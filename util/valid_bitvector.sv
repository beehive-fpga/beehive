==> flow/design.v <==
package rx_open_loop_pkg;
    typedef enum logic {
        PTR_UPDATE,
        MSG_REQ
    } rx_out_mux_sel_e;
    typedef enum logic {
        BUF_WRITE,
        TCP_WRITE
    } rx_noc_sel_e;
endpackage
package udp_echo_app_pkg;
    typedef enum logic[1:0] {
        HDR_FLIT = 2'd0,
        META_FLIT = 2'd1,
        DATA_FLITS = 2'd2
    } udp_app_out_mux_sel_e;
endpackage
package packet_struct_pkg;
    typedef struct packed {
            logic   [48-1:0]   dst;
            logic   [48-1:0]   src;
            logic   [16-1:0]   eth_type;
    } eth_hdr;
    localparam ETH_HDR_W = ((48 * 2) + 16);
    localparam ETH_HDR_BYTES = (ETH_HDR_W/8);
    typedef struct packed {
            logic   [48-1:0]   dst;
            logic   [48-1:0]   src;
            logic   [32-1:0]   vlan_tag;
            logic   [16-1:0]   eth_type;
    } eth_hdr_vlan;
    localparam ETH_HDR_VLAN_W = ((48 * 2) + 32 + 16);
    localparam ETH_HDR_VLAN_BYTES = (ETH_HDR_VLAN_W/8);
    typedef struct packed {
        logic [16-1:0]     src_port;
        logic [16-1:0]     dst_port;
        logic [32-1:0]      seq_num;
        logic [32-1:0]      ack_num;
        logic [4-1:0]  raw_data_offset;
        logic [3-1:0]     reserved;
        logic [9-1:0]        flags;
        logic [16-1:0]     win_size;
        logic [16-1:0]   chksum;
        logic [16-1:0]          urg_pointer;
    } tcp_pkt_hdr;
    localparam TCP_HDR_BYTES = 20;
    localparam TCP_HDR_W = (TCP_HDR_BYTES * 8);
    typedef struct packed {
        logic   [16-1:0]   src_port;
        logic   [16-1:0]   dst_port;
        logic   [16-1:0] length;
        logic   [16-1:0] chksum;
    } udp_pkt_hdr;
    localparam UDP_HDR_W = ((2 * 16) + 16 + 16);
    localparam UDP_HDR_BYTES = (UDP_HDR_W/8);
    typedef struct packed {
        logic [32-1:0]      source_addr;
        logic [32-1:0]      dest_addr;
        logic [16-1:0]      length;
        logic [7:0]                 zeros;
        logic [8-1:0]     protocol;
    } chksum_pseudo_hdr;
    localparam CHKSUM_PSEUDO_HDR_BYTES = 12;
    localparam CHKSUM_PSEUDO_HDR_W = (CHKSUM_PSEUDO_HDR_BYTES * 8);
    typedef struct packed {
        logic [4-1:0]   ip_version;
        logic [4-1:0]          ip_hdr_len;
        logic [8-1:0]          tos;
        logic [16-1:0]      tot_len;
        logic [16-1:0]           id;
        logic [16-1:0]     frag_offset;
        logic [8-1:0]          ttl;
        logic [8-1:0]     protocol_no;
        logic [16-1:0]    chksum;
        logic [32-1:0]      source_addr;
        logic [32-1:0]      dest_addr;
    } ip_pkt_hdr;
    localparam IP_HDR_BYTES = 20;
    localparam IP_HDR_W = (IP_HDR_BYTES * 8);
    typedef struct packed {
        logic [32-1:0]      host_ip;
        logic [32-1:0]      dest_ip;
        logic [16-1:0]     host_port;
        logic [16-1:0]     dest_port;
    } four_tuple_struct;
    localparam FOUR_TUPLE_STRUCT_W = ((32 * 2) + (16 * 2));
endpackage
package eth_rx_tile_pkg;
    typedef enum logic[1:0] {
        SEL_HDR_FLIT = 2'd0,
        SEL_META_FLIT = 2'd1,
        SEL_DATA_FLIT = 2'd2
    } noc_out_flit_mux_sel;
endpackage
package eth_tx_tile_pkg;
endpackage 
package ip_rx_tile_pkg;
    typedef enum logic[1:0] {
        SEL_HDR_FLIT = 2'd0,
        SEL_META_FLIT = 2'd1,
        SEL_DATA_FLIT = 2'd2
    } noc_out_flit_mux_sel;
endpackage
package ip_tx_tile_pkg;
    typedef enum logic[1:0] {
        SEL_HDR_FLIT = 2'd0,
        SEL_META_FLIT = 2'd1,
        SEL_DATA_FLIT = 2'd2
    } noc_out_flit_mux_sel;
endpackage
package ip_encap_tx_pkg;
    localparam IP_CAM_ELS = 8;
    localparam IP_CAM_INIT_ELS = 2;
endpackage
package mrp_tx_pkg;
    typedef enum logic[1:0] {
        SEL_HDR_FLIT = 2'd0,
        SEL_META_FLIT = 2'd1,
        SEL_DATA_FLIT = 2'd2
    } mrp_noc_out_flit_mux_sel;
endpackage
package tcp_tx_tile_pkg;
    typedef enum logic[1:0] {
        SEL_HDR_FLIT = 2'd0,
        SEL_META_FLIT = 2'd1,
        SEL_DATA_FLIT = 2'd2
    } noc_out_flit_mux_sel;
endpackage
package udp_tx_tile_pkg;
    typedef enum logic[1:0] {
        SEL_HDR_FLIT = 2'd0,
        SEL_META_FLIT = 2'd1,
        SEL_DATA_FLIT = 2'd2
    } noc_out_flit_mux_sel;
endpackage
package app_udp_adapter_pkg;
    typedef enum logic [1:0] {
        HDR_OUT = 0,
        META_OUT = 1,
        DATA_OUT = 2
    } to_udp_mux_out_e;
endpackage
package to_ip_tx_pkg;
    typedef enum logic[1:0] {
        SEL_HDR_FLIT = 2'd0,
        SEL_META_FLIT = 2'd1,
        SEL_DATA_FLIT = 2'd2
    } noc_flit_mux_sel;
endpackage
package simple_log_udp_noc_read_pkg;
    typedef enum logic[1:0] {
        HDR = 2'd0,
        META = 2'd1,
        DATA = 2'd2
    } simple_log_resp_sel_e;
endpackage
package rr_scheduler_pkg;
endpackage
module valid_bitvector #(
     parameter BITVECTOR_SIZE = 64
    ,parameter BITVECTOR_INDEX_W = $clog2(BITVECTOR_SIZE)
)(
     input clk
    ,input rst
    ,input                          set_val
    ,input  [BITVECTOR_INDEX_W-1:0] set_index
    ,input                          clear_val
    ,input  [BITVECTOR_INDEX_W-1:0] clear_index
    ,output [BITVECTOR_SIZE-1:0]    valid_bitvector
);
    logic   [BITVECTOR_SIZE-1:0]    valid_bits_reg;
    logic   [BITVECTOR_SIZE-1:0]    valid_bits_next;
    logic   [BITVECTOR_SIZE-1:0]    set_bitmask;
    logic   [BITVECTOR_SIZE-1:0]    clear_bitmask;
    assign valid_bitvector = valid_bits_reg;
    always_ff @(posedge clk) begin
        if (rst) begin
            valid_bits_reg <= '0;
        end
        else begin
            valid_bits_reg <= valid_bits_next;
        end
    end
    assign set_bitmask = set_val
                        ? {{(BITVECTOR_SIZE-1){1'b0}}, set_val} << set_index
                        : '0;
    assign clear_bitmask = clear_val
                        ? ~({{(BITVECTOR_SIZE-1){1'b0}}, clear_val} << clear_index)
                        : '1;
    assign valid_bits_next = (valid_bits_reg | set_bitmask) & clear_bitmask;
endmodule
==> Tool chain data of valid_bitvector <==
Tool output for the design above, in the order of the flow.
Lines are those of the file above, counted from 1.
Cell names lack the library's common part.
{ "design": {"design": "valid_bitvector", "clk_port": "clk", "library": "sky130hd", "pvt_corner": "tt_025C_1v80"} }

==> After elaboration <==
Counts by Yosys on the flattened word-level netlist (proc, flatten, opt, wreduce; memories kept). Register bits leave out memories and registers merged into their read ports (data or address); mux counts leave out enables and synchronous resets folded into registers. Print and check cells are left out. Cells with the same type and inputs are merged into one.
{ "bits": {"regBits": 64, "latchBits": 0, "mem_bits_rw": 0, "mem_bits_ro": 0, "clocked_rd_ports_x_width": 0, "n_memories": 0, "in_bits": 16, "out_inout_bits": 64, "elab_cells": 8} }
{ "op_classes": {"add_sub_neg": 0, "mul": 0, "n_div": 0, "cmp": 0, "n_eq": 0, "shifts": 2, "mux": 2, "n_logic": 3, "reduce_and_logical": 0} }
{ "op_table": {"columns": ["op", "count"], "rows": [
  ["1-bit by 6-bit << shifter with 64-bit output", 2],
  ["64-bit 2-to-1 mux", 2],
  ["64-bit AND", 1],
  ["64-bit OR", 1],
  ["64-bit NOT", 1]
]} }

==> Logic depth <==
Yosys ltp: most cells in a row. Word level: on the elaborated netlist, between registers, memories and ports. Mapped: between sequential cells and ports; inverters and the memories' decode and read muxes count.
{ "depth": {"depth_word": 4, "abc_area": 1, "mapped_depth": 7, "ltp_nobuf": 7} }

==> After synthesis <==
The flow's flattened synthesis, as Yosys stat reports it; memories are mapped. The netlist is that of the ABC_AREA named above (0 if unset); the other value can give another one.
{ "by_type": {"columns": ["type", "count"], "rows": [
  ["dfxtp_1", 64],
  ["nand4_1", 64],
  ["inv_1", 106],
  ["nor2_1", 82],
  ["nand2_1", 66],
  ["o21ai_0", 48],
  ["nand3_1", 35],
  ["clkbuf_1", 23],
  ["a21oi_1", 16],
  ["buf_2", 9],
  ["nor2_4", 3],
  ["buf_1", 4],
  ["nor2_2", 2],
  ["clkinv_1", 2],
  ["inv_2", 2]
]} }
{ "mapped": {"mapped_cells": 526, "yosys_area_mm2": 0.0033382, "sequential_area_mm2": 0.0012812, "flip_flops": 64} }

==> Path before layout <==
OpenSTA on the mapped netlist: ideal clock, no wires. The path of least setup slack (recovery checks aside). Input and output delay are each 20% of the period. Register names are those of the netlist, which keeps one name where synthesis merged equal registers.
{ "synth_path": {"path_kind": "input-to-reg", "start": "in set_index[3]", "end": "reg valid_bits_reg[39]", "period_ns": 1.21, "input_delay_ns": 0.242, "t_first_pin_ns": 0.242, "arrival_time_ns": 0.957, "required_ns": 1.094, "setup_slack_ns": 0.138, "path_delay_ns": 0.831, "driving_pins": 7, "synth_period_reached_ns": 1.072} }
"path_delay_ns" = arrival - input delay + setup time.
"driving_pins" counts driving pins, that of a launching flip-flop among them; a cell with two outputs on the path counts twice.
"synth_period_reached_ns" is the clock period less the worst setup slack; recovery checks do not enter. This is arithmetic on one report: input and output delays are still those of the set period (20% each).
Between the ends stands the longest chain of elaborated cells between them, by number of cells; it is not shown to be the way that was timed. Of several equally long chains one is given.
Each line given opens the expression or statement behind the cell; cells for indexed reads and writes are added by Yosys, which also makes memories of some case tables.
{ "synth_between": {"path_cell_list": "buf_2 > clkinv_1 > buf_2 > nand4_1 > nand2_1 > inv_1 > nor2_1", "elab_chain_len": 4, "cone_cells": 4} }
{ "synth_rtl": {"columns": ["item", "line_no", "text"], "rows": [
  ["from (decl)", 166, ",input  [BITVECTOR_INDEX_W-1:0] set_index"],
  ["1-bit by 6-bit << shifter with 64-bit output", 185, "? {{(BITVECTOR_SIZE-1){1'b0}}, set_val} << set_index"],
  ["64-bit 2-to-1 mux", 184, "assign set_bitmask = set_val"],
  ["64-bit OR", 190, "assign valid_bits_next = (valid_bits_reg | set_bitmask) & clear_bitmask;"],
  ["64-bit AND", 190, null],
  ["to (assign)", 178, "valid_bits_reg <= '0;"],
  ["to (assign)", 181, "valid_bits_reg <= valid_bits_next;"],
  ["to (decl)", 171, "logic   [BITVECTOR_SIZE-1:0]    valid_bits_reg;"]
]} }

==> Path in the finished layout <==
From the final timing report of run 1: the path of least setup slack in the routed layout; clock arrival at registers is part of the times.
{ "layout_path": {"path_kind": "reg-to-output", "start": "reg valid_bits_reg[33]", "end": "out valid_bitvector[33]", "period_ns": 1.7, "output_delay_ns": 0.34, "t_first_pin_ns": 0.34, "arrival_time_ns": 1.24, "required_ns": 1.36, "setup_slack_ns": 0.12, "driving_pins": 2} }
{ "layout_between": {"path_cell_list": "dfxtp_1 > clkdlybuf4s50_1", "elab_chain_len": 0, "cone_cells": 0} }
{ "layout_rtl": {"columns": ["item", "line_no", "text"], "rows": [
  ["from (decl)", 171, "logic   [BITVECTOR_SIZE-1:0]    valid_bits_reg;"],
  ["from (assign)", 178, "valid_bits_reg <= '0;"],
  ["from (assign)", 181, "valid_bits_reg <= valid_bits_next;"],
  ["to (decl)", 169, ",output [BITVECTOR_SIZE-1:0]    valid_bitvector"]
]} }

FLOW RESULTS
============

Design valid_bitvector on sky130hd. What follows are 2 stored runs of the flow, each under its own settings; their order means nothing. The constraints put input and output delay at 20% of the set period each and load the outputs with 0.01 pF.
"worst setup path time" = time allowed to the worst setup path (clock period - input delay - output delay, where it has them) - its slack; a late launch clock adds to it, a late capture clock takes from it.

==> run 1: settings <==
{ "period_ns": 1.7, "CORE_UTILIZATION": 17, "SETUP_SLACK_MARGIN": 0.24, "PLACE_DENSITY_LB_ADDON": 0.25, "CORE_MARGIN": 3, "TNS_END_PERCENT": 15, "ABC_AREA": 1, "GPL_TIMING_DRIVEN": 1, "CTS_CLUSTER_DIAMETER": 33, "SLEW_MARGIN": 40, "CAP_MARGIN": 20 }
==> run 1: results <==
worst setup path time: 1.24 ns
critical path kind: reg-to-output
final design utilization: 0.267
setup slack of the worst path: 0.123 ns
cell area after synthesis: 0.0033382 mm²
lowest hold slack: 0.482 ns
die size: 0.021354 mm²
standard-cell area after layout: 0.0050824 mm²

==> run 2: settings <==
{ "period_ns": 0.889, "CORE_UTILIZATION": 68, "SETUP_SLACK_MARGIN": 0.03, "PLACE_DENSITY_LB_ADDON": 0.29, "CORE_ASPECT_RATIO": 1.23, "CELL_PAD_IN_SITES_GLOBAL_PLACEMENT": 1, "TNS_END_PERCENT": 80, "MIN_ROUTING_LAYER": "met2", "CAP_MARGIN": 20, "CORE_MARGIN": 2, "SLEW_MARGIN": 20 }
==> run 2: results <==
did not finish, placement stopped with FLW-0024
